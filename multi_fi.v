==> flow/design.v <==
`timescale 1ns / 1ps
module PIPO1(dout,din,ld,clk
    );
	 input [15:0] din;
	 input ld, clk;
	 output reg [15:0] dout;
	 always @ (posedge clk)
	 begin
		if(ld)
		begin
		dout<=din;
		end
	 end
endmodule
`timescale 1ns / 1ps
module PIPO2(dout,din,clr,ld,clk
    );
	 input [15:0] din;
	 input clr,clk,ld;
	 output reg [15:0] dout;
	 always @(posedge clk)
	 begin
		if(ld)
		dout<=din;
		else if (clr)
		dout<=16'h0000;
	 end
endmodule
`timescale 1ns / 1ps
module adder(sum,a,b
    );
	 input [15:0] a,b;
	 output reg [15:0] sum;
	 always@(*)
	 begin
	 sum=a+b;
	 end
endmodule
`timescale 1ns / 1ps
module comp(eqz,din
    );
	 input [15:0] din;
	 output eqz;
	 assign eqz=~|din;
endmodule
`timescale 1ns / 1ps
module contrl_p(lda,ldp,clrp,ldb,decb,eqz,start,done,clk
    );
	 input eqz,start,clk;
	 output reg lda,ldp,clrp,ldb,decb,done;
	 reg [2:0] state;
	 parameter s0=3'b000,s1=3'b001,s2=3'b010,s3=3'b011,s4=3'b100;
	 always @ (posedge clk)
	 begin
		case (state)
		s0 : if (start)
					state<=s1;
		s1 : state<=s2;
		s2 : state<=s3;			  
		s3 : if(eqz)
				state<=s4;
		s4 : state<=s0;
		default : state<=s0;
		endcase
	 end
	 always @ (posedge clk)
	 begin
		case (state)
		s0 : begin
					lda<=0;
					ldp<=0;
					clrp<=0;
					ldb<=0;
					decb<=0;
					done<=0;
			  end
		s1 : begin
					lda<=1;
					ldp<=0;
					clrp<=0;
					ldb<=0;
					decb<=0;
					done<=0;
			  end
		s2 : begin
					lda<=0;
					ldp<=0;
					clrp<=1;
					ldb<=1;
					decb<=0;
					done<=0;
			  end			  
		s3 : begin
					lda<=0;
					ldp<=1;
					clrp<=0;
					ldb<=0;
					decb<=1;
					done<=0;
			  end
		s4 : begin
					lda<=0;
					ldp<=0;
					clrp<=0;
					ldb<=0;
					decb<=0;
					done<=1;
			  end
		default : begin
						lda<=0;
						ldp<=0;
						clrp<=0;
						ldb<=0;
						decb<=0;
						done<=0;
					 end
		endcase
	 end
endmodule
`timescale 1ns / 1ps
module count(dout,din,ld,dec,clk
    );
	 input [15:0] din;
	 input dec,clk,ld;
	 output reg [15:0] dout;
	 always @ (posedge clk)
	 begin
		if (ld) dout<=din;
		else if (dec) dout<=dout-1;
	 end
endmodule
`timescale 1ns / 1ps
module data_p(data_o,data_in,lda,ldp,clrp,ldb,decb,eqz,clk
    );
	 input [15:0] data_in;
	 input lda,ldb,decb,ldp,clrp,clk;
	 output [15:0] data_o;
	 output eqz;
	 wire [15:0] x,z,bout;
	 PIPO1 a (x,data_in,lda,clk);
	 PIPO2 p (data_o,z,clrp,ldp,clk);
	 adder add (z,x,data_o);
	 count b (bout,data_in,ldb,decb,clk);
	 comp eq (eqz,bout);
endmodule
`timescale 1ns / 1ps
module multi_fi(data_out,data_in,start,done,clk
    );
	 input [15:0] data_in;
	 input start, clk;
	 output [15:0] data_out;
	 output done;
	 wire lda,ldp,clrp,ldb,decb,eqz,start,done;
	 data_p d (data_out,data_in,lda,ldp,clrp,ldb,decb,eqz,clk);
	 contrl_p c (lda,ldp,clrp,ldb,decb,eqz,start,done,clk);
endmodule
# Step by step through the tools: multi_fi
# The steps from the RTL of multi_fi to its reports follow in flow order.
# Line numbers count from 1 in the design file above.
# Library cell names are shortened.
# Not given: -
# design
design	multi_fi
clock	clk
cell_library	sky130hd
lib_corner	tt_025C_1v80

# Word level
# Counts by Yosys on the flattened word-level netlist (proc, flatten, opt, wreduce; memories kept). Register bits leave out memories and registers merged into their read ports (data or address). Print and check cells are left out. Cells with the same type and inputs are merged into one.
# word_totals
memories	0
out_inout_bits	17
mem_bits_ro	0
ram_bits	0
ff_bits	55
latch_bits	0
clocked_rd_ports_x_width	0
wordCells	31
in_bits	18
# classes
n_cmp	0
n_shift	0
reduce_logical	4
n_addsub	2
n_mux	11
n_eq	6
div	0
bitwise	0
n_mul	0
# op_table
op	n
2-to-1 mux 16 bit	4
subtractor 16 x 1 -> 16 bit (second input constant)	1
adder 16 bit	1
OR reduction 16 bit	1
case mux 3 bit (select 4 bit)	1
equality test 3 x 2 -> 1 bit (second input constant)	2
2-to-1 mux 3 bit	2
inequality test 2 bit (second input constant)	2
2-to-1 mux 1 bit	4
equality test 3 x 1 -> 1 bit (second input constant)	1
equality test 3 bit (second input constant)	1
zero test 3 bit	1
AND reduction 2 bit	1
nonzero test 2 bit	1

# Logic depth
# Longest topological path by Yosys (ltp), each cell counted once; first at word level (registers and memories cut), then after technology mapping (sequential cells cut; the memories' decode and read muxes count).
# logic_depth
depth_word	3
ABC_AREA	0
ltp_mapped	7

# Netlist
# The flow's flattened synthesis, as Yosys stat reports it; memories are mapped. The netlist is that of the ABC_AREA named above (0 if unset); the other value can give another one.
# The area totals of this step are shown rounded.
# types
cell_type	n
edfxtp_1	51
ha_1	16
xnor2_1	14
nand2_1	29
a21oi_1	18
nor2_1	24
dfxtp_1	4
o21ai_0	15
o21ai_1	12
xor2_1	6
inv_1	10
nand4_1	6
nor4_2	3
nor3_2	3
nor3b_1	4
nor3_1	5
a21o_1	3
o21a_1	3
# Other cell types: 31; their cells: 52.
# synth_totals
n_buf	6
ffs	55
synth_area_mm2	0.003048
cells	278
# The figures by module come from a second, unflattened synthesis with its own total; it is not the netlist above.
# hier_totals
hier_cells	263
hier_area_mm2	0.003073
# Rows give one instance, submodules left out.
# by_module
mod	mod_seq_area_mm2	instances	area_mm2	cells
count	0.0004805	1	0.0009422	88
adder	0	1	0.0007244	98
PIPO2	0.0004805	1	0.0006131	34
PIPO1	0.0004805	1	0.0004805	16
contrl_p	0.0001702	1	0.000279	22
comp	0	1	0.0000338	5
data_p	0	1	0	0
multi_fi	0	1	0	0

# Timing after synthesis
# OpenSTA on the mapped netlist: ideal clock, no wires. The path of least setup slack (recovery checks aside). Input and output delay are each 20% of the period. Register names are those of the netlist, which keeps one name where synthesis merged equal registers.
# synth_timing
path_type	reg2reg
startpoint	reg d.p.dout[0]
endpoint	reg d.p.dout[12]
stages	8
arrival_ns	1.867
n_path_buf	0
delay_ns	2.124
path_slack_ns	0.446
period_ns	2.57
synth_period_reached_ns	2.124
# "delay_ns" is the arrival time less input delay plus setup time.
# "stages" counts driving pins, that of a launching flip-flop among them; a cell with two outputs on the path counts twice.
# "synth_period_reached_ns" = period - worst setup slack (recovery checks aside). The figure is calculated, with input and output delays left at 20% of the set period.
# The rows between start and end are the longest chain of elaborated cells between them; the timing report does not say that the signal goes this way. Where chains are equally long, one stands for them.
# A line is the first line of the expression or statement that the cell stems from. Yosys adds cells for indexed reads and writes and turns some case tables into memories.
# synth_via
path_cell_list	edfxtp_1 -> ha_1 -> fa_1 -> a21oi_1 -> o21ai_1 -> a211o_1 -> a21oi_1 -> nor3b_1
elab_chain_len	2
# synth_rtl
element	line	text
from (decl)	20	output reg [15:0] dout;
from (assign)	24	dout<=din;
from (assign)	26	dout<=16'h0000;
adder 16 bit	36	sum=a+b;
2-to-1 mux 16 bit	23	if(ld)
to (assign)	24
to (assign)	26
to (decl)	20

# Timing after layout
# Path of least setup slack in the final report of run 1 (OpenROAD, finished layout, wires in). Where an end is a register, its clock arrival counts in the times.
# layout_timing
path_type	reg2reg
startpoint	reg d.p.dout[1]
endpoint	reg d.p.dout[14]
arrival_ns	2.13
path_slack_ns	-0.11
period_ns	1.97
n_path_buf	1
stages	8
# The rows between start and end are the longest chain of elaborated cells between them; the timing report does not say that the signal goes this way. Where chains are equally long, one stands for them.
# layout_via
path_cell_list	edfxtp_1 -> buf_6 -> fa_2 -> a21oi_4 -> o211ai_1 -> a211oi_2 -> or3_1 -> a21oi_1
elab_chain_len	2
# layout_rtl
element	line	text
from (decl)	20	output reg [15:0] dout;
from (assign)	24	dout<=din;
from (assign)	26	dout<=16'h0000;
adder 16 bit	36	sum=a+b;
2-to-1 mux 16 bit	23	if(ld)
to (assign)	24
to (assign)	26
to (decl)	20

# Settings and measured results of 2 stored flow runs for module multi_fi (sky130hd), not sorted in any way. The constraints put input and output delay at 20% of the set period each and load the outputs with 0.01 pF.
# "achieved_period_ns" is the run's clock period less its worst setup slack. It is reckoned from that one timing run; input and output delays stay at 20% of the period that was set.
# "worstPathTime_ns" means the part of the period allowed to the worst setup path (the constraints hold back 20% at inputs and 20% at outputs) less its slack; where the path has registers, the arrival times of their clocks count too.
# "power_w": no workload was simulated; the value follows from the tool's default switching activity.
# Results are given in rounded form.
# Among the settings, n/a means not set for that run.
item,run 1,run 2
period_ns,1.97,2.17
CORE_UTILIZATION,36,40
SETUP_SLACK_MARGIN,0.29,-0.18
PLACE_DENSITY_LB_ADDON,0.22,n/a
CORE_ASPECT_RATIO,1.92,n/a
CELL_PAD_IN_SITES_DETAIL_PLACEMENT,0,n/a
GPL_ROUTABILITY_DRIVEN,1,n/a
CTS_CLUSTER_DIAMETER,79,n/a
MAX_ROUTING_LAYER,met5,n/a
CAP_MARGIN,20,20
CORE_MARGIN,2,2
SLEW_MARGIN,20,20
final_die_area_mm2,0.009258,0.008334
achieved_period_ns,2.076,2.188
worstPathTime_ns,2.08,2.19
path_kind,reg2reg,reg2reg
final_cell_area_mm2,0.004564,0.003702
fin_util_pct,55.5,50.5
fin_tns_ns,-0.331,-0.039
worstSetupSlack_ns,-0.106,-0.018
timing.hold.ws_ns,0.534,0.529
post_synth_area_mm2,0.003048,0.003048
power_w,0.00879,0.006038
